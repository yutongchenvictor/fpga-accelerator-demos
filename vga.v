==> flow/design.v <==
module vga(
    input           clk         ,
    input           rst_n       ,
    input   [23:0]  data        ,
    output          hs          ,
    output          vs          ,
    output  [ 9:0]  x_pix       ,
    output  [ 9:0]  y_pix       ,
    output  [23:0]  color_rgb
);
parameter   h_sync = 'd96   ;
parameter   h_back = 'd40   ;
parameter   h_left = 'd8    ;
parameter   h_vali = 'd640  ;
parameter   h_righ = 'd8    ;
parameter   h_fron = 'd8    ;
parameter   h_peri = 'd800  ;
parameter   v_sync = 'd2    ;
parameter   v_back = 'd25   ;
parameter   v_topb = 'd8    ;
parameter   v_vali = 'd480  ;
parameter   v_unde = 'd8    ;
parameter   v_fron = 'd2    ;
parameter   v_peri = 'd525  ;
reg     [9:0]   v_count     ;
reg     [9:0]   h_count     ;
wire            h_en        ;
wire            v_en        ;
always @ (posedge clk or negedge rst_n)begin
    if (!rst_n)begin
        h_count <= 10'd0;
        v_count <= 10'd0;
    end
    else if(h_count < h_peri)
        h_count <= h_count + 1'b1;
    else begin
        h_count <= 10'd0;
        if (v_count < v_peri)
            v_count <= v_count + 1'b1;
        else
            v_count <= 10'd0;
    end
end
assign hs = (h_count > 'd0 && h_count < h_sync) ? 1'b0 : 1'b1;
assign vs = (v_count > 'd0 && v_count < v_sync) ? 1'b0 : 1'b1;
assign h_en = (h_count > h_sync + h_back + h_left && h_count < h_sync + h_back + h_left + h_vali) ? 1'b1 : 1'b0;
assign v_en = (v_count > v_sync + v_back + v_topb && v_count < v_sync + v_back + v_topb + v_vali) ? 1'b1 : 1'b0;
assign x_pix = h_en ? h_count - h_sync - h_back - h_left : 10'b0;
assign y_pix = v_en ? v_count - v_sync - v_back - v_topb : 10'b0;
assign color_rgb = h_en && v_en ? data : 24'd0;
endmodule
### Tool chain data of vga

Tool output for the design above, in the order of the flow.
Lines are those of the file above, counted from 1.
Operators carry their Yosys type and port widths (W data, S select, Z words).
Library cell names are shortened.
The mark n/a stands for no value.

| inputs | value |
|---|---|
| top module | vga |
| clock input | clk |
| cell library | sky130hd |
| corner | tt_025C_1v80 |

### Word-level counts

Yosys after proc, flatten, opt, wreduce and memory -nomap, before mapping. Enables and synchronous resets that opt folds into registers are not counted as muxes. Memory bits, and registers merged into a memory's read port (data or address), are not among the register bits. Print and check cells are not counted. Equal cells are merged and count once.

| operators by class | value |
|---|---|
| add/sub/neg operators | 8 |
| muxes and demuxes | 9 |
| order comparisons | 10 |
| reduce/logical cells | 5 |

Operator list:

| kind | count |
|---|---|
| $lt A10 B10 Y1 const B | 4 |
| $mux W10 | 4 |
| $mux W24 | 1 |
| $add A10 B1 Y10 const B | 2 |
| $gt A10 B1 Y1 const B | 2 |
| $sub A10 B5 Y10 const B | 2 |
| $sub A10 B7 Y10 const B | 2 |
| $sub A10 B2 Y10 const B | 1 |
| $lt A10 B2 Y1 const B | 1 |
| $sub A10 B6 Y10 const B | 1 |
| $gt A10 B6 Y1 const B | 1 |
| $lt A10 B7 Y1 const B | 1 |
| $gt A10 B8 Y1 const B | 1 |
| $logic_and A1 B1 Y1 | 5 |
| $mux W1 | 4 |

| bit counts | value |
|---|---|
| output and inout bits | 46 |
| elaborated cells | 34 |
| bits in registers | 20 |

### Logic depth

Depth = most cells in a row (Yosys ltp): at word level without a register or memory, in the mapped netlist without a sequential cell, where the memories' decode and read muxes count.

| logic depth | value |
|---|---|
| depth after elaboration | 5 |
| ABC_AREA | 0 |
| depth in mapped cells | 8 |
| depth with buffers taken out | 6 |

### After synthesis

The flow's flattened synthesis, as Yosys stat reports it; memories are mapped. The netlist is that of the ABC_AREA named above (0 if unset); the other value can give another one.

| mapped netlist | value |
|---|---|
| area of sequential cells | 0.0005005 mm^2 |
| cell count | 214 |
| flip-flops | 20 |
| buffer cells | 20 |
| synthesis area | 0.0017479 mm^2 |

Cell types:

| cell type | count |
|---|---|
| dfrtp_1 | 20 |
| and3_1 | 27 |
| ha_1 | 9 |
| nor2_1 | 20 |
| and2_1 | 9 |
| nand2_1 | 15 |
| xnor2_1 | 6 |
| xor2_1 | 6 |
| nand3_1 | 10 |
| clkbuf_1 | 13 |
| o311ai_2 | 3 |
| a21oi_1 | 7 |
| nand4_1 | 5 |
| a22o_1 | 3 |
| inv_1 | 7 |
| o31a_1 | 3 |
| nor3_1 | 5 |
| o31ai_4 | 1 |

Not listed: further types 32, cells in them 45.

### Path before layout

Path of least setup slack by OpenSTA after synthesis, without wires, with an ideal clock, recovery checks aside; 20% of the period is set as input and as output delay. Where synthesis merged equal registers, the netlist keeps one of their names.

| timing post-synthesis | value |
|---|---|
| path type | register to output |
| from | reg h_count[5] |
| to | out x_pix[7] |
| required time | 2.056 ns |
| slack | 0.102 ns |
| arrival time | 1.954 ns |
| clock period | 2.57 ns |
| launch time at the first pin | 0.000 ns |
| output delay | 0.514 ns |
| stages on the path | 9 |
| delay of the path | 1.954 ns |
| synthesis period reached | 2.468 ns |

"delay of the path" is the arrival time less input delay plus setup time.
At an output port there is no setup time.
"stages on the path": output pins that drive a net of the path, with the launching flip-flop's if there is one; two outputs of one cell count as two.
"synthesis period reached" = period - worst setup slack (recovery checks aside). The figure is calculated, with input and output delays left at 20% of the set period.
The rows between start and end are the longest chain of elaborated cells between them; the timing report does not say that the signal goes this way. Where chains are equally long, one stands for them.
Each line given opens the expression or statement behind the cell; cells for indexed reads and writes are added by Yosys, which also makes memories of some case tables.
A register here has more assigning lines than the two given.

| on the way, post-synthesis | value |
|---|---|
| cell sequence | dfrtp_1 -> clkbuf_1 -> inv_1 -> ha_1 -> nand2b_1 -> nand2_1 -> a211oi_2 -> clkbuf_1 -> nor3b_1 |
| cells in the longest elaborated chain | 4 |
| elaborated cells on any way between the ends | 8 |
| RTL lines with such cells | 2 |
| those cells by class | add/sub: 3; compare: 2; mux: 2; reduce/logical: 1 |

Ends and longest elaborated chain, post-synthesis:

| what | RTL line | text |
|---|---|---|
| start, declared | 26 | `reg     [9:0]   h_count     ;` |
| start, assigned | 31 | `h_count <= 10'd0;` |
| start, assigned | 35 | `h_count <= h_count + 1'b1;` |
| $sub A10 B7 Y10 x2 | 48 | `assign x_pix = h_en ? h_count - h_sync - h_back - h_left : 10'b0;` |
| $sub A10 B5 Y10 | 48 |  |
| $mux W10 | 48 |  |
| end, declared | 7 | `output  [ 9:0]  x_pix       ,` |

### Worst path after layout

Path of least setup slack in the final report of run 1 (OpenROAD, finished layout, wires in). Where an end is a register, its clock arrival counts in the times.

| timing after layout | value |
|---|---|
| path type | register to output |
| from | reg h_count[4] |
| to | out color_rgb[6] |
| slack | -0.09 ns |
| output delay | 0.72 ns |
| arrival time | 2.96 ns |
| clock period | 3.59 ns |
| stages on the path | 10 |
| launch time at the first pin | 0.26 ns |
| required time | 2.87 ns |

The rows between start and end are the longest chain of elaborated cells between them; the timing report does not say that the signal goes this way. Where chains are equally long, one stands for them.
A register here has more assigning lines than the two given.

| on the way, after layout | value |
|---|---|
| cell sequence | dfrtp_1 -> clkbuf_1 -> inv_1 -> ha_1 -> nand2b_1 -> nand2_1 -> a211oi_2 -> clkbuf_1 -> and3_1 -> clkdlybuf4s50_1 |
| cells in the longest elaborated chain | 5 |
| elaborated cells on any way between the ends | 6 |
| RTL lines with such cells | 2 |
| those cells by class | compare: 2; mux: 2; reduce/logical: 2 |

Ends and longest elaborated chain, after layout:

| what | RTL line | text |
|---|---|---|
| start, declared | 26 | `reg     [9:0]   h_count     ;` |
| start, assigned | 31 | `h_count <= 10'd0;` |
| start, assigned | 35 | `h_count <= h_count + 1'b1;` |
| $gt A10 B8 Y1 | 46 | `assign h_en = (h_count > h_sync + h_back + h_left && h_count < h_sync + h_back + h_left + h_vali) ? 1'b1 : 1'b ...` |
| $logic_and A1 B1 Y1 | 46 |  |
| $mux W1 | 46 |  |
| $logic_and A1 B1 Y1 | 50 | `assign color_rgb = h_en && v_en ? data : 24'd0;` |
| $mux W24 | 50 |  |
| end, declared | 9 | `output  [23:0]  color_rgb` |

Appendix: measured runs

vga through Yosys and OpenROAD on sky130hd: 2 stored runs, unordered, with their settings and measured results. The constraints put input and output delay at 20% of the set period each and load the outputs with 0.01 pF.
"clock period reached" means the clock period less the worst setup slack. The figure is calculated, with input and output delays left at 20% of the set period.
"worst path time" means the part of the period allowed to the worst setup path (the constraints hold back 20% at inputs and 20% at outputs) less its slack; where the path has registers, the arrival times of their clocks count too.
"total power after layout": no workload was simulated; the value follows from the tool's default switching activity.

## Run 1

==> flow/run.sh <==
#!/bin/bash
# the make line also repeats the synthesis and layout settings of config.mk as NAME=value (left out here)
make -C /OpenROAD-flow-scripts/flow DESIGN_CONFIG=/design/flow/config.mk WORK_HOME=/design/flow/orfs CLKGATE_MAP_FILE= finish
==> flow/config.mk <==
export PLATFORM = sky130hd
export DESIGN_NAME = vga
export DESIGN_NICKNAME = vga
export VERILOG_FILES = /design/flow/design.v
export SDC_FILE = /design/flow/constraint.sdc
export NUM_CORES = 4
export LEC_CHECK = 0
export CAP_MARGIN = 20
export CORE_MARGIN = 8
export CORE_UTILIZATION = 37
export CTS_CLUSTER_SIZE = 33
export GPL_ROUTABILITY_DRIVEN = 0
export GPL_TIMING_DRIVEN = 0
export MAX_ROUTING_LAYER = met5
export PLACE_DENSITY_LB_ADDON = 0.06
export SETUP_SLACK_MARGIN = -0.33
export SLEW_MARGIN = 20
==> flow/constraint.sdc <==
create_clock -name core_clock -period 3.59 [get_ports {clk}]
set_input_delay 0.7180 -clock core_clock [delete_from_list [all_inputs] [get_ports {clk}]]
set_output_delay 0.7180 -clock core_clock [all_outputs]
set_load 0.01 [all_outputs]

| result of run 1 | value |
|---|---|
| post-synthesis cell area | 0.0017479 mm^2 |
| worst path time | 2.96 ns |
| worst path kind | register to output |
| die outline area | 0.0071792 mm^2 |
| worst setup slack after layout | -0.093 ns |
| clock period reached | 3.683 ns |
| total power after layout | 428.6 uW |
| utilization of the finished layout | 55.5 % |

## Run 2

==> flow/run.sh <==
#!/bin/bash
# the make line also repeats the synthesis and layout settings of config.mk as NAME=value (left out here)
make -C /OpenROAD-flow-scripts/flow DESIGN_CONFIG=/design/flow/config.mk WORK_HOME=/design/flow/orfs CLKGATE_MAP_FILE= finish
==> flow/config.mk <==
export PLATFORM = sky130hd
export DESIGN_NAME = vga
export DESIGN_NICKNAME = vga
export VERILOG_FILES = /design/flow/design.v
export SDC_FILE = /design/flow/constraint.sdc
export NUM_CORES = 4
export LEC_CHECK = 0
export CAP_MARGIN = 20
export CORE_MARGIN = 2
export CORE_UTILIZATION = 40
export SLEW_MARGIN = 20
==> flow/constraint.sdc <==
create_clock -name core_clock -period 2.22 [get_ports {clk}]
set_input_delay 0.4440 -clock core_clock [delete_from_list [all_inputs] [get_ports {clk}]]
set_output_delay 0.4440 -clock core_clock [all_outputs]
set_load 0.01 [all_outputs]

| result of run 2 | value |
|---|---|
| post-synthesis cell area | 0.0017479 mm^2 |
| worst path time | 2.10 ns |
| worst path kind | register to output |
| die outline area | 0.0049147 mm^2 |
| worst setup slack after layout | -0.329 ns |
| clock period reached | 2.549 ns |
| total power after layout | 788.6 uW |
| utilization of the finished layout | 74.8 % |
